==> flow/design.v <==
module singen(CLK,RST,SIN_OUT);
	input CLK,RST;
	output signed [15:0] SIN_OUT;
	reg [5:0] sin_cnt;
	always @(posedge CLK or posedge RST) begin
		if(RST)
			sin_cnt <= 6'd0;
		else if(sin_cnt >= 6'd47)
			sin_cnt <= 6'd0;
		else
			sin_cnt <= sin_cnt + 6'd1;
	end
	function signed [15:0] singenerater(input [5:0] cnt);
		case(cnt)
			6'd0: singenerater = 16'd0;
			6'd1: singenerater = 16'd3919;
			6'd2: singenerater = 16'd7772;
			6'd3: singenerater = 16'd11491;
			6'd4: singenerater = 16'd15014;
			6'd5: singenerater = 16'd18281;
			6'd6: singenerater = 16'd21234;
			6'd7: singenerater = 16'd23824;
			6'd8: singenerater = 16'd26006;
			6'd9: singenerater = 16'd27744;
			6'd10: singenerater = 16'd29006;
			6'd11: singenerater = 16'd29773;
			6'd12: singenerater = 16'd30030;
			6'd13: singenerater = 16'd29773;
			6'd14: singenerater = 16'd29006;
			6'd15: singenerater = 16'd27744;
			6'd16: singenerater = 16'd26006;
			6'd17: singenerater = 16'd23824;
			6'd18: singenerater = 16'd21234;
			6'd19: singenerater = 16'd18281;
			6'd20: singenerater = 16'd15014;
			6'd21: singenerater = 16'd11491;
			6'd22: singenerater = 16'd7772;
			6'd23: singenerater = 16'd3919;
			6'd24: singenerater = 16'd0;
			6'd25: singenerater = -16'd3919;
			6'd26: singenerater = -16'd7772;
			6'd27: singenerater = -16'd11491;
			6'd28: singenerater = -16'd15015;
			6'd29: singenerater = -16'd18281;
			6'd30: singenerater = -16'd21234;
			6'd31: singenerater = -16'd23824;
			6'd32: singenerater = -16'd26006;
			6'd33: singenerater = -16'd27744;
			6'd34: singenerater = -16'd29006;
			6'd35: singenerater = -16'd29773;
			6'd36: singenerater = -16'd30030;
			6'd37: singenerater = -16'd29773;
			6'd38: singenerater = -16'd29006;
			6'd39: singenerater = -16'd27744;
			6'd40: singenerater = -16'd26006;
			6'd41: singenerater = -16'd23824;
			6'd42: singenerater = -16'd21234;
			6'd43: singenerater = -16'd18281;
			6'd44: singenerater = -16'd15015;
			6'd45: singenerater = -16'd11491;
			6'd46: singenerater = -16'd7772;
			6'd47: singenerater = -16'd3919;
			default: singenerater = 16'hxxxx;
		endcase
	endfunction
	assign SIN_OUT = singenerater(sin_cnt);
endmodule
# From RTL to reports: singen
# The steps from the RTL of singen to its reports follow in flow order.
# Line numbers count from 1 in the design file above.
# Cell names lack the library's common part.
# The mark - stands for no value.
[design] top_module="singen" clk_port="CLK" library="sky130hd" lib_corner="tt_025C_1v80"

# Elaborated design
# Yosys after proc, flatten, opt, wreduce and memory -nomap, before mapping. Enables and synchronous resets that opt folds into registers are not counted as muxes. Memory bits, and registers merged into a memory's read port (data or address), are not among the register bits. Print and check cells are not counted. Equal cells are merged and count once.
# Memory sizes are those after Yosys's memory passes, which may raise the word count (mostly to a power of two), join words into wider ones and drop unused or constant bits.
[bits] clocked_rd_ports_x_width=0 output_inout_bits=16 n_memories=1 mem_bits_ro=1024 input_bits=2 ram_bits=0 elab_cells=5 regBits=6 latch_bits=0
[mem_list] name="(name not given)" size=64 width=16 rd=1 write_ports=0 line=14 source="case(cnt)"
[classes] cmp=1 div_mod_pow=0 n_addsub=1 n_shift=0 reduce_and_logical=0 n_mul=0 n_eq=0 bitwise=0 mux=1
[op_table] cell="6-bit by 1-bit adder with 6-bit output (second input constant)" count=1
[op_table] cell="6-bit greater-or-equal comparator (second input constant)" count=1
[op_table] cell="6-bit 2-to-1 mux" count=1

# Depth
# Depth = most cells in a row (Yosys ltp): at word level without a register or memory, in the mapped netlist without a sequential cell, where the memories' decode and read muxes count.
[logic_depth] ltp_word=2 abc_area=0 ltp_mapped=7 mapped_depth_nobuf=6

# Mapped cells and area
# Source: synth_stat.txt of the flow (Yosys; design flattened, memories mapped). It holds for the ABC_AREA given above (unset counts as 0); a run with the other value may have another netlist.
# Totals and module areas in this step are rounded.
[synth_totals] area_um2=1320 cells=194 seqArea_um2=150 ff_cells=6 buffers=15
[types] cell_type="ha_1" count=13 type_area_um2=162.656
[types] cell_type="dfrtp_1" count=6 type_area_um2=150.144
[types] cell_type="o21ai_0" count=21 type_area_um2=105.101
[types] cell_type="nand2_1" count=26 type_area_um2=97.594
[types] cell_type="a21oi_1" count=17 type_area_um2=85.082
[types] cell_type="o211ai_1" count=10 type_area_um2=75.072
[types] cell_type="nand2b_1" count=10 type_area_um2=62.56
[types] cell_type="nor2_1" count=15 type_area_um2=56.304
[types] cell_type="nand3_1" count=9 type_area_um2=45.043
[types] cell_type="buf_2" count=8 type_area_um2=40.038
[types] cell_type="o31ai_1" count=4 type_area_um2=30.029
[types] cell_type="a31oi_1" count=4 type_area_um2=25.024
[types] cell_type="buf_4" count=3 type_area_um2=22.522
[types] cell_type="buf_6" count=2 type_area_um2=22.522
[types] cell_type="mux2i_1" count=2 type_area_um2=20.019
[types] cell_type="o211a_1" count=2 type_area_um2=20.019
[types] cell_type="nand4_1" count=3 type_area_um2=18.768
[types] cell_type="nor2b_1" count=3 type_area_um2=18.768
# Not listed: further types 26, cells in them 36.

# Path before layout
# OpenSTA on the mapped netlist: ideal clock, no wires. The path of least setup slack (recovery checks aside). Input and output delay are each 20% of the period. Register names are those of the netlist, which keeps one name where synthesis merged equal registers.
[synth_path] kind="register to output" startpoint="register sin_cnt[1]" endpoint="output port SIN_OUT[11]" arrival_time_ns=1.680 required_time_ns=2.328 path_buffers=1 clock_period_ns=2.91 stages=8 delay_ns=1.680 out_delay_ns=0.582 t_first_pin_ns=0.000 path_slack_ns=0.648 period_less_setup_slack_ns=2.262
# "delay_ns" is the arrival time less input delay plus setup time.
# A path that ends at an output port has no setup time.
# "stages" counts driving pins, that of a launching flip-flop among them; a cell with two outputs on the path counts twice.
# "period_less_setup_slack_ns" is the clock period less the worst setup slack; recovery checks do not enter. This is arithmetic on one report: input and output delays are still those of the set period (20% each).
# The rows between start and end are the longest chain of elaborated cells between them; the timing report does not say that the signal goes this way. Where chains are equally long, one stands for them.
# A line is the first line of the expression or statement that the cell stems from. Yosys adds cells for indexed reads and writes and turns some case tables into memories.
# A memory read counts as a cell of the chain, while the word-level depth stops at memories.
# At most two assigning lines are given for a register; there are more.
[synth_between] cell_sequence="dfrtp_1 > buf_6 > inv_1 > ha_1 > nand2b_1 > a22oi_1 > o21ai_0 > a311o_1" elab_chain_len=1 cone_cells=1 cone_lines=1 classes_between="memory (1)"
[synth_rtl] element="from (decl)" line=4 source="reg [5:0] sin_cnt;"
[synth_rtl] element="from (assign)" line=7 source="sin_cnt <= 6'd0;"
[synth_rtl] element="from (assign)" line=11 source="sin_cnt <= sin_cnt + 6'd1;"
[synth_rtl] element="memory read 64 x 16 bit" line=14 source="case(cnt)"
[synth_rtl] element="to (decl)" line=3 source="output signed [15:0] SIN_OUT;"

# Timing after layout
# From the final timing report of job 1: the path of least setup slack in the routed layout; clock arrival at registers is part of the times.
[layout_path] kind="register to output" startpoint="register sin_cnt[2]" endpoint="output port SIN_OUT[3]" arrival_time_ns=1.97 out_delay_ns=0.24 clock_period_ns=1.22 required_time_ns=0.98 stages=8 t_first_pin_ns=0.24 path_buffers=3 path_slack_ns=-1.00
# The rows between start and end are the longest chain of elaborated cells between them; the timing report does not say that the signal goes this way. Where chains are equally long, one stands for them.
# A memory read counts as a cell of the chain, while the word-level depth stops at memories.
# At most two assigning lines are given for a register; there are more.
[layout_between] cell_sequence="dfrtp_2 > buf_4 > buf_6 > mux2i_1 > and2_1 > o21ai_1 > o2111ai_2 > buf_2" elab_chain_len=1 cone_cells=1 cone_lines=1 classes_between="memory (1)"
[layout_rtl] element="from (decl)" line=4 source="reg [5:0] sin_cnt;"
[layout_rtl] element="from (assign)" line=7 source="sin_cnt <= 6'd0;"
[layout_rtl] element="from (assign)" line=11 source="sin_cnt <= sin_cnt + 6'd1;"
[layout_rtl] element="memory read 64 x 16 bit" line=14 source="case(cnt)"
[layout_rtl] element="to (decl)" line=3 source="output signed [15:0] SIN_OUT;"

Ticket comment

Flow measurements of singen on sky130hd: 2 stored runs with different settings, listed in no order. Input and output delays are each 20% of the period that was set; the output load is 0.01 pF.
By "clock_period_reached_ns" is meant the clock period of the run minus its worst setup slack. This is arithmetic on one report: input and output delays are still those of the set period (20% each).
By "worst_path_time_ns" is meant the share of the clock period that the worst setup path is allowed (20% is reserved at inputs, 20% at outputs), minus its slack. Clock arrival times at its registers enter into it.
By "totalPower_mw" is meant OpenSTA's value without simulated activity: inputs other than the clock are taken to toggle once in ten clock periods, and the tool carries that through the logic.
The results are shown rounded.

[flow] job 1: files
==> flow/run.sh <==
#!/bin/bash
# the make line also repeats the synthesis and layout settings of config.mk as NAME=value (left out here)
make -C /OpenROAD-flow-scripts/flow DESIGN_CONFIG=/design/flow/config.mk WORK_HOME=/design/flow/orfs CLKGATE_MAP_FILE= finish
==> flow/config.mk <==
export PLATFORM = sky130hd
export DESIGN_NAME = singen
export DESIGN_NICKNAME = singen
export VERILOG_FILES = /design/flow/design.v
export SDC_FILE = /design/flow/constraint.sdc
export NUM_CORES = 4
export LEC_CHECK = 0
export CAP_MARGIN = 30
export CORE_MARGIN = 2
export CORE_UTILIZATION = 40
export CTS_CLUSTER_DIAMETER = 125
export GPL_TIMING_DRIVEN = 1
export HOLD_SLACK_MARGIN = 0.23
export PLACE_DENSITY_LB_ADDON = 0.02
export SETUP_SLACK_MARGIN = -0.08
export SLEW_MARGIN = 5
==> flow/constraint.sdc <==
create_clock -name core_clock -period 1.22 [get_ports {CLK}]
set_input_delay 0.2440 -clock core_clock [delete_from_list [all_inputs] [get_ports {CLK}]]
set_output_delay 0.2440 -clock core_clock [all_outputs]
set_load 0.01 [all_outputs]

[flow] job 1: metrics
[metrics] synthesis_area_um2 = 1320
[metrics] design_die_area_um2 = 3780
[metrics] final_stdcell_area_um2 = 2590
[metrics] fin_util_frac = 0.835
[metrics] setup_worst_slack_ns = -0.997
[metrics] final_setup_tns_ns = -15.5
[metrics] totalPower_mw = 0.391
[metrics] clock_period_reached_ns = 2.217
[metrics] worst_path_time_ns = 1.97
[metrics] timing.worst_path_kind = register to output

[flow] job 2: files
==> flow/run.sh <==
#!/bin/bash
# the make line also repeats the synthesis and layout settings of config.mk as NAME=value (left out here)
make -C /OpenROAD-flow-scripts/flow DESIGN_CONFIG=/design/flow/config.mk WORK_HOME=/design/flow/orfs CLKGATE_MAP_FILE= finish
==> flow/config.mk <==
export PLATFORM = sky130hd
export DESIGN_NAME = singen
export DESIGN_NICKNAME = singen
export VERILOG_FILES = /design/flow/design.v
export SDC_FILE = /design/flow/constraint.sdc
export NUM_CORES = 4
export LEC_CHECK = 0
export ABC_AREA = 0
export CAP_MARGIN = 20
export CELL_PAD_IN_SITES_GLOBAL_PLACEMENT = 0
export CORE_MARGIN = 2
export CORE_UTILIZATION = 22
export CTS_CLUSTER_DIAMETER = 86
export HOLD_SLACK_MARGIN = 0.08
export SETUP_SLACK_MARGIN = 0.14
export SLEW_MARGIN = 20
export TNS_END_PERCENT = 95
==> flow/constraint.sdc <==
create_clock -name core_clock -period 1.59 [get_ports {CLK}]
set_input_delay 0.3180 -clock core_clock [delete_from_list [all_inputs] [get_ports {CLK}]]
set_output_delay 0.3180 -clock core_clock [all_outputs]
set_load 0.01 [all_outputs]

[flow] job 2: metrics
[metrics] synthesis_area_um2 = 1320
[metrics] design_die_area_um2 = 6640
[metrics] final_stdcell_area_um2 = 2630
[metrics] fin_util_frac = 0.45
[metrics] setup_worst_slack_ns = -0.616
[metrics] final_setup_tns_ns = -8.16
[metrics] totalPower_mw = 0.381
[metrics] clock_period_reached_ns = 2.206
[metrics] worst_path_time_ns = 1.89
[metrics] timing.worst_path_kind = register to output
